==> flow/design.v <==
`timescale 1ns/1ps
module pwm_module
#(parameter bit_width = 8)
(
input logic clk,                          
input logic rst_n,                        
input [bit_width-1:0] duty,               
input [bit_width-1:0] max_value,          
output logic pwm_out                      
);
logic [bit_width-1:0] counter;
always_ff @(posedge clk)
begin
    if (~rst_n) begin
        counter <= (bit_width)'('d0);
        pwm_out <= 1'b0;
    end else begin 
        if (counter == max_value) begin
            counter <= (bit_width)'('d0);
        end else begin
            counter <= counter + (bit_width)'('d1);
        end
        pwm_out <= (counter < duty);
    end
end
endmodule
module top_level (                       
    input clk,                           
    input rst,                           
    input [15:0] switches,               
    output logic led                     
);
localparam bit_width = 16;               
localparam max_value = 2**bit_width-1;   
logic rst_n;                             
logic [bit_width-1:0] duty;              
logic pwm_out;                           
  pwm_module #(
    .bit_width(bit_width)
  ) dut (
    .clk(clk),
    .rst_n(rst_n),
    .duty(duty),
    .max_value(max_value), 
    .pwm_out(pwm_out)
  );
assign rst_n = ~rst;                     
assign duty = switches;                  
assign led = pwm_out;                    
endmodule
== Tool chain data of top_level ==
The steps from the RTL of top_level to its reports follow in flow order.
Line numbers count from 1 in the design file above.
Not given: n/a
Inputs
  top: top_level
  clock: clk
  cell library: sky130hd
  library corner: tt_025C_1v80

== Word level ==
Yosys after proc, flatten, opt, wreduce and memory -nomap, before mapping. Enables and synchronous resets that opt folds into registers are not counted as muxes. Memory bits, and registers merged into a memory's read port (data or address), are not among the register bits. Print and check cells are not counted. Equal cells are merged and count once.
Bit counts
  bits in registers: 17
  input bits: 18
  output and inout port bits: 1
  elaborated cells: 6
Cells by class
  add/sub/neg operators: 1
  order comparisons: 1
  equality and inequality tests: 1
  reductions and logical operators: 1
Operators by type and width (number)
  adder 16 x 1 -> 16 bit (second input constant): 1
  less-than comparator 16 bit: 1
  == test 16 bit (second input constant): 1
  OR reduction 2 bit: 1

== Depth ==
Longest topological path by Yosys (ltp), each cell counted once; first at word level (registers and memories cut), then after technology mapping (sequential cells cut; the memories' decode and read muxes count).
Logic depth
  depth in word-level cells: 2
  ABC_AREA: 0
  depth in mapped cells: 6
  mapped depth without buffers: 6

== Mapped cells and area ==
The flow's flattened synthesis, as Yosys stat reports it; memories are mapped. The netlist is that of the ABC_AREA named above (0 if unset); the other value can give another one.
Cell types
  sky130_fd_sc_hd__dfxtp_1: number 17, total area 340.326 um^2
  sky130_fd_sc_hd__ha_1: number 16, total area 200.192 um^2
  sky130_fd_sc_hd__nor2_1: number 18, total area 67.565 um^2
  sky130_fd_sc_hd__xor2_1: number 7, total area 61.309 um^2
  sky130_fd_sc_hd__inv_1: number 16, total area 60.058 um^2
  sky130_fd_sc_hd__xnor2_1: number 6, total area 52.55 um^2
  sky130_fd_sc_hd__nand4_1: number 6, total area 37.536 um^2
  sky130_fd_sc_hd__a21oi_1: number 6, total area 30.029 um^2
  sky130_fd_sc_hd__o21ai_0: number 5, total area 25.024 um^2
  sky130_fd_sc_hd__and4_4: number 2, total area 22.522 um^2
  sky130_fd_sc_hd__nand2_1: number 6, total area 22.522 um^2
  sky130_fd_sc_hd__and4_2: number 2, total area 20.019 um^2
  sky130_fd_sc_hd__a31o_4: number 1, total area 17.517 um^2
  sky130_fd_sc_hd__and4_1: number 2, total area 17.517 um^2
  sky130_fd_sc_hd__nand3_1: number 3, total area 15.014 um^2
  sky130_fd_sc_hd__nor2b_1: number 2, total area 12.512 um^2
  sky130_fd_sc_hd__nor4_1: number 2, total area 12.512 um^2
  sky130_fd_sc_hd__buf_6: number 1, total area 11.261 um^2
Not listed: further types 11, cells in them 12.
Synthesis totals
  standard cells after synthesis: 130
  chip area (Yosys): 1117.3 um^2
  area of sequential cells: 340.3 um^2
  flip-flop cells: 17
  buffers: 3
The figures by module come from a second, unflattened synthesis with its own total; it is not the netlist above.
Unflattened totals
  cell total of the unflattened synthesis: 150
  area total of the unflattened synthesis: 1246.2 um^2
Each row is one instance without its submodules.
By module
  pwm_module #(bit_width=16): instances 1, cells 148, area 1238.7 um^2, sequential area 340.3 um^2
  top_level: instances 1, cells 2, area 7.5 um^2, sequential area 0.0 um^2

== Timing after synthesis ==
Source: OpenSTA report_checks on the synthesized netlist (no wires, ideal clock, input and output delay 20% of the period each), path of least setup slack; recovery checks are left aside. Register names are those of the netlist, which keeps one name where synthesis merged equal registers.
Timing path post-synthesis
  path kind: input port to flip-flop
  from: input port switches[7]
  to: register dut.pwm_out
  clock period: 3.39 ns
  input delay: 0.678 ns
  setup time: 0.118 ns
  launch time at the first pin: 0.678 ns
  data arrival time: 1.789 ns
  required time: 3.272 ns
  setup slack: 1.484 ns
  delay of the path: 1.229 ns
  stages: 6
  path buffers: 0
  synthesis period reached: 1.906 ns
"delay of the path" is the arrival time less input delay plus setup time.
"stages" counts driving pins, that of a launching flip-flop among them; a cell with two outputs on the path counts twice.
"synthesis period reached" = period - worst setup slack (recovery checks aside). The figure is calculated, with input and output delays left at 20% of the set period.
Between the ends stands the longest chain of elaborated cells between them, by number of cells; it is not shown to be the way that was timed. Of several equally long chains one is given.
A line is the first line of the expression or statement that the cell stems from. Yosys adds cells for indexed reads and writes and turns some case tables into memories.
On the way, post-synthesis
  cell sequence: sky130_fd_sc_hd__inv_1 -> sky130_fd_sc_hd__ha_1 -> sky130_fd_sc_hd__and4_1 -> sky130_fd_sc_hd__o21ai_0 -> sky130_fd_sc_hd__or4_1 -> sky130_fd_sc_hd__o2111a_1
  length of the longest elaborated chain: 1
  elaborated cells between the ends (all ways): 1
  source lines of those cells: 1
  those cells by class: 1 x compare
RTL lines, path post-synthesis
  start: declaration: RTL line 30  | input [15:0] switches,
  less-than comparator 16 bit: RTL line 23  | pwm_out <= (counter < duty);
  end: assignment: RTL line 16  | pwm_out <= 1'b0;
  end: assignment: RTL line 23
  end: declaration: RTL line 9  | output logic pwm_out

== Timing after layout ==
From the final timing report of run A: the path of least setup slack in the routed layout; clock arrival at registers is part of the times.
Timing path post-layout
  path kind: input port to flip-flop
  from: input port switches[1]
  to: register dut.pwm_out
  clock period: 1.41 ns
  input delay: 0.28 ns
  setup time: 0.09 ns
  launch time at the first pin: 0.28 ns
  data arrival time: 1.76 ns
  required time: 1.61 ns
  setup slack: -0.15 ns
  stages: 6
  path buffers: 1
Between the ends stands the longest chain of elaborated cells between them, by number of cells; it is not shown to be the way that was timed. Of several equally long chains one is given.
On the way, post-layout
  cell sequence: sky130_fd_sc_hd__clkdlybuf4s50_1 -> sky130_fd_sc_hd__inv_1 -> sky130_fd_sc_hd__ha_1 -> sky130_fd_sc_hd__a2111oi_0 -> sky130_fd_sc_hd__or4_1 -> sky130_fd_sc_hd__o2111a_1
  length of the longest elaborated chain: 1
  elaborated cells between the ends (all ways): 1
  source lines of those cells: 1
  those cells by class: 1 x compare
RTL lines, path post-layout
  start: declaration: RTL line 30  | input [15:0] switches,
  less-than comparator 16 bit: RTL line 23  | pwm_out <= (counter < duty);
  end: assignment: RTL line 16  | pwm_out <= 1'b0;
  end: assignment: RTL line 23
  end: declaration: RTL line 9  | output logic pwm_out

Hand-over note for top_level

Flow measurements of top_level on sky130hd: 2 stored runs with different settings, listed in no order. Input and output delays are each 20% of the period that was set; the output load is 0.01 pF.
By "achieved clock period (ns)" is meant the clock period of the run minus its worst setup slack. This is arithmetic on one report: input and output delays are still those of the set period (20% each).
"worst setup path time (ns)": the worst setup path's part of the clock period (all of it between registers, 20% less for each end at a port) less its slack. A launch clock that arrives late makes it longer, a capture clock that arrives late makes it shorter.
"finish__power__total" rests on the timing tool's default activity at the inputs, not on a simulated workload.

Flow files of run A
==> flow/run.sh <==
#!/bin/bash
# the make line also repeats the synthesis and layout settings of config.mk as NAME=value (left out here)
make -C /OpenROAD-flow-scripts/flow DESIGN_CONFIG=/design/flow/config.mk WORK_HOME=/design/flow/orfs CLKGATE_MAP_FILE= finish
==> flow/config.mk <==
export PLATFORM = sky130hd
export DESIGN_NAME = top_level
export DESIGN_NICKNAME = top_level
export VERILOG_FILES = /design/flow/design.v
export SDC_FILE = /design/flow/constraint.sdc
export NUM_CORES = 4
export LEC_CHECK = 0
export CAP_MARGIN = 20
export CELL_PAD_IN_SITES_GLOBAL_PLACEMENT = 0
export CORE_MARGIN = 10
export CORE_UTILIZATION = 42
export CTS_CLUSTER_DIAMETER = 360
export CTS_CLUSTER_SIZE = 41
export GPL_TIMING_DRIVEN = 0
export PLACE_DENSITY_LB_ADDON = 0.22
export SETUP_SLACK_MARGIN = 0.29
export SLEW_MARGIN = 20
export TNS_END_PERCENT = 5
==> flow/constraint.sdc <==
create_clock -name core_clock -period 1.41 [get_ports {clk}]
set_input_delay 0.2820 -clock core_clock [delete_from_list [all_inputs] [get_ports {clk}]]
set_output_delay 0.2820 -clock core_clock [all_outputs]
set_load 0.01 [all_outputs]

report of run A
yosys chip area after synthesis (um^2): 1117.3
finish__design__die__area: 5123.0
finish__design__instance__area__stdcell: 1595.3
finish__design__instance__utilization: 0.6381
finish__timing__setup__ws: -0.147
finish__timing__setup__tns: -0.346
finish__timing__hold__ws: 0.309
finish__power__total: 8.905e-04
achieved clock period (ns): 1.557
worst setup path time (ns): 1.27
worst setup path kind: input port to flip-flop

Flow files of run B
==> flow/run.sh <==
#!/bin/bash
# the make line also repeats the synthesis and layout settings of config.mk as NAME=value (left out here)
make -C /OpenROAD-flow-scripts/flow DESIGN_CONFIG=/design/flow/config.mk WORK_HOME=/design/flow/orfs CLKGATE_MAP_FILE= finish
==> flow/config.mk <==
export PLATFORM = sky130hd
export DESIGN_NAME = top_level
export DESIGN_NICKNAME = top_level
export VERILOG_FILES = /design/flow/design.v
export SDC_FILE = /design/flow/constraint.sdc
export NUM_CORES = 4
export LEC_CHECK = 0
export CAP_MARGIN = 20
export CELL_PAD_IN_SITES_GLOBAL_PLACEMENT = 0
export CORE_MARGIN = 7
export CORE_UTILIZATION = 25
export CTS_CLUSTER_SIZE = 98
export GPL_ROUTABILITY_DRIVEN = 0
export GPL_TIMING_DRIVEN = 1
export PLACE_DENSITY_LB_ADDON = 0.11
export SETUP_SLACK_MARGIN = 0.06
export SLEW_MARGIN = 20
==> flow/constraint.sdc <==
create_clock -name core_clock -period 0.994 [get_ports {clk}]
set_input_delay 0.1988 -clock core_clock [delete_from_list [all_inputs] [get_ports {clk}]]
set_output_delay 0.1988 -clock core_clock [all_outputs]
set_load 0.01 [all_outputs]

report of run B
yosys chip area after synthesis (um^2): 1117.3
finish__design__die__area: 6536.7
finish__design__instance__area__stdcell: 1831.8
finish__design__instance__utilization: 0.4236
finish__timing__setup__ws: -0.559
finish__timing__setup__tns: -5.818
finish__timing__hold__ws: 0.466
finish__power__total: 1.495e-03
achieved clock period (ns): 1.553
worst setup path time (ns): 1.55
worst setup path kind: flip-flop to flip-flop

End of note.
