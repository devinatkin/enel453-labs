==> flow/design.v <==
module CRC_Statemachine (
    input CLK,
    input RESET_N,
    input [15:0] INPUT_CRC,
    output reg [15:0] OUTPUT_CRC,
    output reg DATA_IN,
    output reg READ_MODE,
    input CRC_OUT
);
    typedef enum {LOAD_DATA, CALC_CRC, SHIFT_IN_ZEROS, SHIFT_OUT_CRC, UPDATE_OUTPUT_CRC} state_t;
    logic [2:0] state, next_state;
    logic [15:0] data_buffer;
    logic [4:0] bit_counter;
    logic [15:0] calculated_crc;
    always_ff @(posedge CLK) begin
        if (!RESET_N) begin
            state <= LOAD_DATA;
            next_state <= LOAD_DATA;
            data_buffer <= 16'h0000;
            bit_counter <= 0;
            OUTPUT_CRC <= 16'h0000;
            DATA_IN <= 1'b0;
            READ_MODE <= 1'b0;
            bit_counter <= 5'b00000;
            calculated_crc <= 16'h0000;
        end else begin
            state <= next_state;
            case (state)
                LOAD_DATA: begin
                    READ_MODE <= 1'b0;
                    data_buffer <= INPUT_CRC;
                    next_state <= CALC_CRC;
                    calculated_crc <= 16'h0000;
                    bit_counter <= 5'd0;
                end
                CALC_CRC: begin
                    READ_MODE <= 1'b0;
                    DATA_IN <= data_buffer[15];
                    data_buffer <= {data_buffer[14:0], 1'b0};
                    if (bit_counter == 16) begin
                        next_state <= SHIFT_IN_ZEROS;
                        bit_counter <= 0;
                    end else begin
                        bit_counter <= bit_counter + 1;
                    end
                end
                SHIFT_IN_ZEROS: begin
                    READ_MODE <= 1'b0;
                    DATA_IN <= 1'b0;
                    bit_counter <= bit_counter + 1;
                    if  (bit_counter == 15) begin
                        next_state <= SHIFT_OUT_CRC;
                        bit_counter <= 0;
                    end
                end
                SHIFT_OUT_CRC: begin
                    READ_MODE <= 1'b1;
                    calculated_crc <= {calculated_crc[14:0], CRC_OUT};
                    bit_counter = bit_counter + 1;
                    if (bit_counter == 16) begin
                        next_state <= UPDATE_OUTPUT_CRC;
                        bit_counter <= 0;
                    end
                end
                UPDATE_OUTPUT_CRC: begin
                    READ_MODE <= 1'b0;
                    OUTPUT_CRC <= calculated_crc;
                    next_state <= LOAD_DATA;
                end
                default: next_state <= LOAD_DATA;
            endcase
        end
    end
endmodule
---- Tool chain data of CRC_Statemachine ----
Tool output for the design above, in the order of the flow.
Lines are those of the file above, counted from 1.
Library cell names are shortened.
A cell with -- has no value.
set-up
  top ..................................... CRC_Statemachine
  clock ................................... CLK
  library ................................. sky130hd
  corner .................................. tt_025C_1v80

---- Word level ----
Counts by Yosys on the flattened word-level netlist (proc, flatten, opt, wreduce; memories kept). Register bits leave out memories and registers merged into their read ports (data or address). Print and check cells are left out. Cells with the same type and inputs are merged into one.
word-level totals
  input port bits ......................... 19
  output and inout port bits .............. 18
  register bits ........................... 61
operators by class
  $add $sub $neg .......................... 1
  eq/ne operators ......................... 10
  reductions and logical operators ........ 8
  mux-type cells .......................... 12
operators with widths
  kind                                          number
  parallel mux 16 bit (select 2 bit)            2
  parallel mux 5 bit (select 4 bit)             1
  2-to-1 mux 5 bit                              3
  parallel mux 3 bit (select 4 bit)             1
  equality test 5 bit with constant B           2
  2-to-1 mux 3 bit                              3
  nonzero test 2 bit                            4
  inequality test 2 bit with constant B         3
  equality test 3 x 2 -> 1 bit with constant B  2
  adder 5 x 1 -> 5 bit with constant B          1
  equality test 5 x 4 -> 1 bit with constant B  1
  nonzero test 4 bit                            1
  OR reduction 4 bit                            1
  parallel mux 1 bit (select 2 bit)             2
  equality test 3 x 1 -> 1 bit with constant B  1
  equality test 3 bit with constant B           1
  logical NOT 3 bit                             1
  AND reduction 3 bit                           1

---- Logic depth ----
Yosys ltp: most cells in a row. Word level: on the elaborated netlist, between registers, memories and ports. Mapped: between sequential cells and ports; inverters and the memories' decode and read muxes count.
logic depth
  word-level depth ........................ 4
  ABC_AREA ................................ 0
  mapped depth ............................ 7
  depth with buffers taken out ............ 7

---- Synthesis result ----
Yosys stat after the flow's synthesis: flattened, memories mapped to cells. It holds for the ABC_AREA given above (unset counts as 0); a run with the other value may have another netlist.
The area totals of this step are shown rounded.
synthesis totals
  synthesis area .......................... 2,839 sq um
  buffers ................................. 23
  flip-flops .............................. 61
  sequential area ......................... 1,221 sq um
  cells in the netlist .................... 305
cell types
  cell      number  total area (sq um)
  dfxtp_1   61      1.22E+03
  nand2_1   57      213.955
  mux2i_1   15      150.144
  o211a_1   15      150.144
  a22o_1    15      131.376
  a22oi_1   17      127.622
  a21boi_0  15      112.608
  nor2b_1   15      93.84
  ha_1      4       50.048
  buf_6     4       45.043
  buf_2     8       40.038
  and2_1    6       37.536
  inv_1     9       33.782
  a21boi_1  4       30.029
  buf_4     4       30.029
  clkbuf_1  7       26.275
  nand3_1   5       25.024
  o21ai_0   5       25.024
Not listed: further types 28, cells in them 39.

---- Worst setup path after synthesis ----
Source: OpenSTA report_checks on the synthesized netlist (no wires, ideal clock, input and output delay 20% of the period each), path of least setup slack; recovery checks are left aside. Register names are those of the netlist, which keeps one name where synthesis merged equal registers.
timing after synthesis
  path kind ............................... flip-flop to flip-flop
  start point ............................. register bit_counter[0]
  end point ............................... register next_state[0]
  delay of the path ....................... 1.970 ns
  slack ................................... 0.730 ns
  library setup time ...................... 0.121 ns
  arrival ................................. 1.849 ns
  path buffers ............................ 0
  stages .................................. 8
  clock period ............................ 2.7 ns
  period reached after synthesis .......... 1.97 ns
"delay of the path" = arrival - input delay + setup time.
"stages" counts driving pins, that of a launching flip-flop among them; a cell with two outputs on the path counts twice.
"period reached after synthesis" is the clock period less the worst setup slack; recovery checks do not enter. This is arithmetic on one report: input and output delays are still those of the set period (20% each).
Between the ends stands the longest chain of elaborated cells between them, by number of cells; it is not shown to be the way that was timed. Of several equally long chains one is given.
A line is the first line of the expression or statement that the cell stems from. Yosys adds cells for indexed reads and writes and turns some case tables into memories.
At most two assigning lines are given for a register; there are more.
on the way, after synthesis
  path through ............................ dfxtp_1 > ha_1 > and3_1 > ha_1 > nand4b_1 > nor3_2 > o22a_2 > mux2_4
  length of the longest elaborated chain .. 4
  elaborated cells on any way between the ends .. 12
  those cells by class .................... add/sub: 1; eq/ne: 6; mux: 4; reduce/logical: 1
RTL lines, path after synthesis
  item                               line  text
  from (decl)                        13    logic [4:0] bit_counter;
  from (assign)                      44    bit_counter <= bit_counter + 1;
  from (assign)                      50    bit_counter <= bit_counter + 1;
  adder 5 x 1 -> 5 bit               59    bit_counter = bit_counter + 1;
  equality test 5 bit                60    if (bit_counter == 16) begin
  2-to-1 mux 3 bit                   60
  parallel mux 3 bit (select 4 bit)  28    case (state)
  to (assign)                        18    next_state <= LOAD_DATA;
  to (assign)                        32    next_state <= CALC_CRC;
  to (decl)                          11    logic [2:0] state, next_state;

---- Worst path after layout ----
Path of least setup slack in the final report of entry A (OpenROAD, finished layout, wires in). Where an end is a register, its clock arrival counts in the times.
timing after layout
  path kind ............................... flip-flop to flip-flop
  start point ............................. register bit_counter[0]
  end point ............................... register next_state[0]
  slack ................................... 1.35 ns
  stages .................................. 8
  arrival ................................. 2.68 ns
  path buffers ............................ 0
  clock period ............................ 3.78 ns
  library setup time ...................... 0.10 ns
Between the ends stands the longest chain of elaborated cells between them, by number of cells; it is not shown to be the way that was timed. Of several equally long chains one is given.
At most two assigning lines are given for a register; there are more.
on the way, after layout
  path through ............................ dfxtp_1 > ha_1 > and3_1 > ha_1 > nand4b_1 > nor3_2 > o22a_2 > mux2_4
  length of the longest elaborated chain .. 4
  elaborated cells on any way between the ends .. 12
  those cells by class .................... add/sub: 1; eq/ne: 6; mux: 4; reduce/logical: 1
RTL lines, path after layout
  item                               line  text
  from (decl)                        13    logic [4:0] bit_counter;
  from (assign)                      44    bit_counter <= bit_counter + 1;
  from (assign)                      50    bit_counter <= bit_counter + 1;
  adder 5 x 1 -> 5 bit               59    bit_counter = bit_counter + 1;
  equality test 5 bit                60    if (bit_counter == 16) begin
  2-to-1 mux 3 bit                   60
  parallel mux 3 bit (select 4 bit)  28    case (state)
  to (assign)                        18    next_state <= LOAD_DATA;
  to (assign)                        32    next_state <= CALC_CRC;
  to (decl)                          11    logic [2:0] state, next_state;

Data sheet: physical implementation of CRC_Statemachine

2 stored runs of CRC_Statemachine in the flow (synthesis by Yosys, layout by OpenROAD, sky130hd cells), in arbitrary order. Constraints: input delay and output delay 20% of the set period each, output load 0.01 pF.
"clock period achieved" means the clock period less the worst setup slack. The figure is calculated, with input and output delays left at 20% of the set period.
"power consumption" is the tool's figure for a default switching activity; nothing was simulated.
Measured values are rounded.

======== entry A ========
==> flow/run.sh <==
#!/bin/bash
# the make line also repeats the synthesis and layout settings of config.mk as NAME=value (left out here)
make -C /OpenROAD-flow-scripts/flow DESIGN_CONFIG=/design/flow/config.mk WORK_HOME=/design/flow/orfs CLKGATE_MAP_FILE= finish
==> flow/config.mk <==
export PLATFORM = sky130hd
export DESIGN_NAME = CRC_Statemachine
export DESIGN_NICKNAME = CRC_Statemachine
export VERILOG_FILES = /design/flow/design.v
export SDC_FILE = /design/flow/constraint.sdc
export NUM_CORES = 4
export LEC_CHECK = 0
export CAP_MARGIN = 20
export CELL_PAD_IN_SITES_DETAIL_PLACEMENT = 2
export CORE_MARGIN = 2
export CORE_UTILIZATION = 38
export CTS_CLUSTER_DIAMETER = 43
export GPL_TIMING_DRIVEN = 0
export MAX_ROUTING_LAYER = met4
export MIN_ROUTING_LAYER = met1
export PLACE_DENSITY_LB_ADDON = 0.1
export SETUP_SLACK_MARGIN = -0.32
export SLEW_MARGIN = 20
==> flow/constraint.sdc <==
create_clock -name core_clock -period 3.78 [get_ports {CLK}]
set_input_delay 0.7560 -clock core_clock [delete_from_list [all_inputs] [get_ports {CLK}]]
set_output_delay 0.7560 -clock core_clock [all_outputs]
set_load 0.01 [all_outputs]

-------- measured, entry A --------
  worst setup slack after layout .......... 1.347 ns
  synthesis area .......................... 2,839 sq um
  overall die area ........................ 8,178 sq um
  clock period achieved ................... 2.433 ns
  standard-cell area after routing ........ 3,547 sq um
  power consumption ....................... 0.001463 W
  final setup TNS ......................... 0.000 ns
  worst hold slack ........................ 0.470 ns
  utilization after routing ............... 48.9 %

======== entry B ========
==> flow/run.sh <==
#!/bin/bash
# the make line also repeats the synthesis and layout settings of config.mk as NAME=value (left out here)
make -C /OpenROAD-flow-scripts/flow DESIGN_CONFIG=/design/flow/config.mk WORK_HOME=/design/flow/orfs CLKGATE_MAP_FILE= finish
==> flow/config.mk <==
export PLATFORM = sky130hd
export DESIGN_NAME = CRC_Statemachine
export DESIGN_NICKNAME = CRC_Statemachine
export VERILOG_FILES = /design/flow/design.v
export SDC_FILE = /design/flow/constraint.sdc
export NUM_CORES = 4
export LEC_CHECK = 0
export CAP_MARGIN = 10
export CELL_PAD_IN_SITES_DETAIL_PLACEMENT = 2
export CORE_MARGIN = 2
export CORE_UTILIZATION = 66
export CTS_CLUSTER_DIAMETER = 348
export MIN_ROUTING_LAYER = met2
export SLEW_MARGIN = 10
==> flow/constraint.sdc <==
create_clock -name core_clock -period 1.4 [get_ports {CLK}]
set_input_delay 0.2800 -clock core_clock [delete_from_list [all_inputs] [get_ports {CLK}]]
set_output_delay 0.2800 -clock core_clock [all_outputs]
set_load 0.01 [all_outputs]

-------- entry B --------
  did not finish, placement stopped with DPL-0033
